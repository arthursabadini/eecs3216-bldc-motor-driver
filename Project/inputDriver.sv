==> flow/design.v <==
module debouncer (
    input wire clk_in,  
    input wire button, 
    output reg sig
);
    parameter DELAY_MS = 100;
    localparam COUNTER_MAX = DELAY_MS * 50000;  
    typedef enum logic[1:0] {
        IDLE,
        NEG_EDGE,
        POS_EDGE 
    } state_t;
    state_t curr_state = IDLE, next_state;
    reg [25:0] counter = 0;  
    always_comb begin
        case(curr_state)
            IDLE: next_state = button? IDLE: NEG_EDGE;   
            NEG_EDGE: begin 
                if(counter >= COUNTER_MAX - 1'b1) next_state = button? POS_EDGE: NEG_EDGE;
                else next_state = NEG_EDGE;
            end
            POS_EDGE: next_state = (counter < COUNTER_MAX - 1'b1)? POS_EDGE: IDLE;
            default: next_state = IDLE;
        endcase
        sig = (curr_state == IDLE)? 1'b0: 1'b1;
    end
    always_ff @(posedge clk_in) begin
        curr_state <= next_state;
        case(curr_state)
            IDLE: counter <= 0;
            NEG_EDGE: begin  
                counter <= (counter < COUNTER_MAX - 1'b1)? counter + 1'b1: 1'b0;
            end
            POS_EDGE: if(counter < COUNTER_MAX - 1'b1) counter <= counter + 1'b1;
        endcase
    end 
endmodule
module inputDriver (
    input wire clk,
    input wire [1:0] KEY,
	 output reg key0, key1, both
);
    parameter SYNC_DELAY_MS = 50;
    localparam COUNTER_MAX = SYNC_DELAY_MS * 50000;  
    typedef enum logic[1:0] {
        LISTEN,
        KEY0_PRESS,
        KEY1_PRESS,
        BOTH_PRESS 
    } state_t;
    reg [1:0] buttonPressed;
    debouncer #(.DELAY_MS(100)) deb0(.clk_in(clk), .button(KEY[0]), .sig(buttonPressed[0]));
    debouncer #(.DELAY_MS(100)) deb1(.clk_in(clk), .button(KEY[1]), .sig(buttonPressed[1]));
    state_t curr_state = LISTEN, next_state = LISTEN;
    reg waitInput = 0; 
    reg [25:0] counter = 0;
    always_ff @(posedge clk) begin 
        curr_state <= next_state;
        counter <= waitInput? counter + 1'b1: 1'b0;
		  if(counter >= COUNTER_MAX - 1) begin
				case(curr_state)
					LISTEN: {key0, key1, both} <= 3'b000;
					KEY0_PRESS: {key0, key1, both} <= 3'b100;
					KEY1_PRESS: {key0, key1, both} <= 3'b010;
					BOTH_PRESS: {key0, key1, both} <= 3'b001;
				endcase
		  end else if (!waitInput) begin
				case(curr_state)
					LISTEN: {key0, key1, both} <= 3'b000;
					BOTH_PRESS: {key0, key1, both} <= 3'b001;
				endcase
		  end
    end
	 always_comb begin
			case(curr_state)
            LISTEN: waitInput = buttonPressed[0] ^ buttonPressed[1];
            KEY0_PRESS: begin
                if(counter < COUNTER_MAX - 1) waitInput = buttonPressed[1]? 1'b0: 1'b1;
                else waitInput = 0; 
            end 
            KEY1_PRESS: begin 
					if(counter < COUNTER_MAX - 1) waitInput = buttonPressed[0]? 1'b0: 1'b1;
					else waitInput = 0; 
				end
            BOTH_PRESS: waitInput = 0;
        endcase
	 end
	 always_comb begin
			case(curr_state)
            LISTEN: begin  
                case(buttonPressed) 
                    2'b01: next_state = KEY0_PRESS;
                    2'b10: next_state = KEY1_PRESS;
                    2'b11: next_state = BOTH_PRESS;
						  default: next_state = LISTEN;
                endcase
				end
				KEY0_PRESS: begin
					if(!buttonPressed[0]) next_state = LISTEN;
					else if(counter < COUNTER_MAX - 1) next_state = buttonPressed[1]? BOTH_PRESS: KEY0_PRESS;
					else next_state = LISTEN;
				end
				KEY1_PRESS: begin
					if(!buttonPressed[1]) next_state = LISTEN;
					else if(counter < COUNTER_MAX - 1) next_state = buttonPressed[0]? BOTH_PRESS: KEY1_PRESS;
					else next_state = LISTEN;
				end
				BOTH_PRESS: next_state = (buttonPressed == 2'b00)? LISTEN: BOTH_PRESS;
			endcase
	 end
endmodule
* From RTL to reports: inputDriver *
What the tools print for inputDriver, step after step.
Lines are those of the file above, counted from 1.
Cell names lack the library's common part.
A cell with - has no value.

design
  design top = inputDriver
  clock input = clk
  library = sky130hd
  corner = tt_025C_1v80

* Word-level counts *
Yosys after proc, flatten, opt, wreduce and memory -nomap, before mapping. Memory bits, and registers merged into a memory's read port (data or address), are not among the register bits. Print and check cells are not counted.

word-level totals
  register bits after elaboration = 87
  input bits = 3
  word-level cells = 90

cells by class
  add/subtract/negate cells = 3
  $lt $le $gt $ge = 6
  equality and inequality tests = 13
  multiplexer cells = 42
  bitwise gates (word level) = 1
  reduce/logical cells = 16

operator list
  operator                                                       count
  parallel mux 26 bit (select 3 bit)                             2
  two-way mux 26 bit                                             4
  adder 26 x 1 -> 26 bit (second input constant)                 3
  >= comparator 26 x 23 -> 1 bit (second input constant)         2
  less-than comparator 26 x 23 -> 1 bit (second input constant)  2
  >= comparator 26 x 22 -> 1 bit (second input constant)         1
  less-than comparator 26 x 22 -> 1 bit (second input constant)  1
  two-way mux 2 bit                                              12
  parallel mux 2 bit (select 3 bit)                              3
  two-way mux 1 bit                                              15
  == test 2 bit (second input constant)                          6
  nonzero test 3 bit                                             3
  OR reduction 3 bit                                             3
  == test 2 x 1 -> 1 bit (second input constant)                 4
  logical NOT 2 bit                                              4
  AND reduction 2 bit                                            4
  parallel mux 2 bit (select 4 bit)                              1
  parallel mux 1 bit (select 2 bit)                              4
  inequality test 2 x 1 -> 1 bit (second input constant)         2
  parallel mux 1 bit (select 4 bit)                              1
  inequality test 2 bit (second input constant)                  1
  nonzero test 2 bit                                             1
  OR reduction 2 bit                                             1
  XOR 1 bit                                                      1

* Logic depth *
Longest topological path by Yosys (ltp), each cell counted once; first at word level (registers and memories cut), then after technology mapping (sequential cells cut; the memories' decode and read muxes count).

logic depth
  depth in word-level cells = 6
  ABC_AREA = 0
  mapped depth = 8
  depth with buffers taken out = 6

* Mapped cells and area *
The flow's flattened synthesis, as Yosys stat reports it; memories are mapped. The netlist is that of the ABC_AREA named above (0 if unset); the other value can give another one.
The area totals of this step are shown rounded.

synthesis totals
  mapped cells = 493
  cell area after synthesis = 0.00481 mm²
  area of sequential cells = 0.00229 mm²
  flip-flops = 87
  buffers = 15

cell types
  cell type  count
  edfxtp_1   55
  dfxtp_1    32
  xnor2_1    52
  nor2_1     93
  ha_1       18
  xor2_1     20
  nand4_1    22
  nand3_1    26
  nor3_1     24
  nand2_1    25
  inv_1      24
  and4_1     10
  and3_1     11
  nor4_1     10
  a21oi_1    12
  nor4b_1    4
  buf_6      3
  a211oi_1   4

Other cell types: 24; their cells: 48.
The figures by module come from a second, unflattened synthesis with its own total; it is not the netlist above.

second synthesis, totals
  cell total of the unflattened synthesis = 488
  area total of the unflattened synthesis = 0.00494 mm²

Each row is one instance without its submodules.

modules
  module                     instances  cells  area (mm²)  seq. area (mm²)
  debouncer #(DELAY_MS=100)  2          156    0.00165     0.000821
  inputDriver                1          176    0.00163     0.000651

* Worst setup path after synthesis *
Source: OpenSTA report_checks on the synthesized netlist (no wires, ideal clock, input and output delay 20% of the period each), path of least setup slack; recovery checks are left aside. Register names are those of the netlist, which keeps one name where synthesis merged equal registers.

path after synthesis
  path type = reg-to-reg
  start = register deb0.counter[0]
  end = register deb0.counter[0]
  period = 5.08 ns
  setup time = 0.418 ns
  time at the first pin = 0.000 ns
  arrival time = 2.868 ns
  required time = 4.662 ns
  path slack = 1.795 ns
  path delay = 3.286 ns
  stages on the path = 8
  synthesis period reached = 3.285 ns

"path delay" is the arrival time less input delay plus setup time.
"stages on the path" counts driving pins, that of a launching flip-flop among them; a cell with two outputs on the path counts twice.
"synthesis period reached" = period - worst setup slack (recovery checks aside). The figure is calculated, with input and output delays left at 20% of the set period.
The rows between start and end are the longest chain of elaborated cells between them; the timing report does not say that the signal goes this way. Where chains are equally long, one stands for them.
Each line given opens the expression or statement behind the cell; cells for indexed reads and writes are added by Yosys, which also makes memories of some case tables.
At most two assigning lines are given for a register; there are more.
The path ends at the enable pin of a flip-flop; only ways to that pin are counted.

between the ends, after synthesis
  path through = edfxtp_1 > ha_1 > and4_1 > clkbuf_1 > a211o_1 > nand4_1 > nand4_1 > a21oi_1
  cells in the longest elaborated chain = 3

ends and longest elaborated chain, after synthesis
  what                                   line  source
  start: declaration                     14    reg [25:0] counter = 0;
  start: assignment                      32    counter <= (counter < COUNTER_MAX - 1'b1)? counter + 1'b1: 1'b0;
  start: assignment                      34    POS_EDGE: if(counter < COUNTER_MAX - 1'b1) counter <= counter + 1'b1;
  less-than comparator 26 x 23 -> 1 bit  32
  inequality test 2 x 1 -> 1 bit         -
  AND reduction 2 bit                    -
  end: assignment                        32
  end: assignment                        34
  end: declaration                       14

* Path in the finished layout *
From the final timing report of flow run 1: the path of least setup slack in the routed layout; clock arrival at registers is part of the times.

path post-layout
  path type = reg-to-reg
  start = register deb1.counter[0]
  end = register deb1.counter[0]
  period = 4.42 ns
  setup time = 0.30 ns
  time at the first pin = 0.33 ns
  arrival time = 2.81 ns
  required time = 4.45 ns
  path slack = 1.64 ns
  stages on the path = 8

The rows between start and end are the longest chain of elaborated cells between them; the timing report does not say that the signal goes this way. Where chains are equally long, one stands for them.
At most two assigning lines are given for a register; there are more.
The path ends at the enable pin of a flip-flop; only ways to that pin are counted.

between the ends, post-layout
  path through = edfxtp_1 > ha_1 > nand2_1 > nor2_1 > o311ai_1 > nand4_1 > a21oi_2 > buf_4
  cells in the longest elaborated chain = 3

ends and longest elaborated chain, post-layout
  what                                   line  source
  start: declaration                     14    reg [25:0] counter = 0;
  start: assignment                      32    counter <= (counter < COUNTER_MAX - 1'b1)? counter + 1'b1: 1'b0;
  start: assignment                      34    POS_EDGE: if(counter < COUNTER_MAX - 1'b1) counter <= counter + 1'b1;
  less-than comparator 26 x 23 -> 1 bit  32
  inequality test 2 x 1 -> 1 bit         -
  AND reduction 2 bit                    -
  end: assignment                        32
  end: assignment                        34
  end: declaration                       14

Memo
Re: implementation data of inputDriver

Module inputDriver, platform sky130hd: 2 stored runs of the flow (Yosys, OpenROAD) with differing settings, in no particular order. Input and output delays are each 20% of the period that was set; the output load is 0.01 pF.
By "power consumption" is meant OpenSTA's value without simulated activity: inputs other than the clock are taken to toggle once in ten clock periods, and the tool carries that through the logic.
Results are given in rounded form.
Settings: . = not set for that run.

item                                    flow run 1  flow run 2
period_ns                               4.42        3.69
CORE_UTILIZATION                        27          47
SETUP_SLACK_MARGIN                      -0.44       0.5
PLACE_DENSITY_LB_ADDON                  0.27        .
CTS_CLUSTER_SIZE                        38          .
CTS_CLUSTER_DIAMETER                    141         361
SLEW_MARGIN                             5           20
MAX_ROUTING_LAYER                       met5        .
CAP_MARGIN                              20          0
CORE_MARGIN                             2           2
PLACE_DENSITY                           .           0.64
chip area in the Yosys report (mm²)     0.00481     0.00481
total die area (mm²)                    0.0189      0.0111
standard-cell area after routing (mm²)  0.00537     0.00519
worst setup slack after layout (ns)     1.64        1.23
worst hold slack after layout (ns)      0.479       0.482
power consumption (mW)                  2.05        2.23
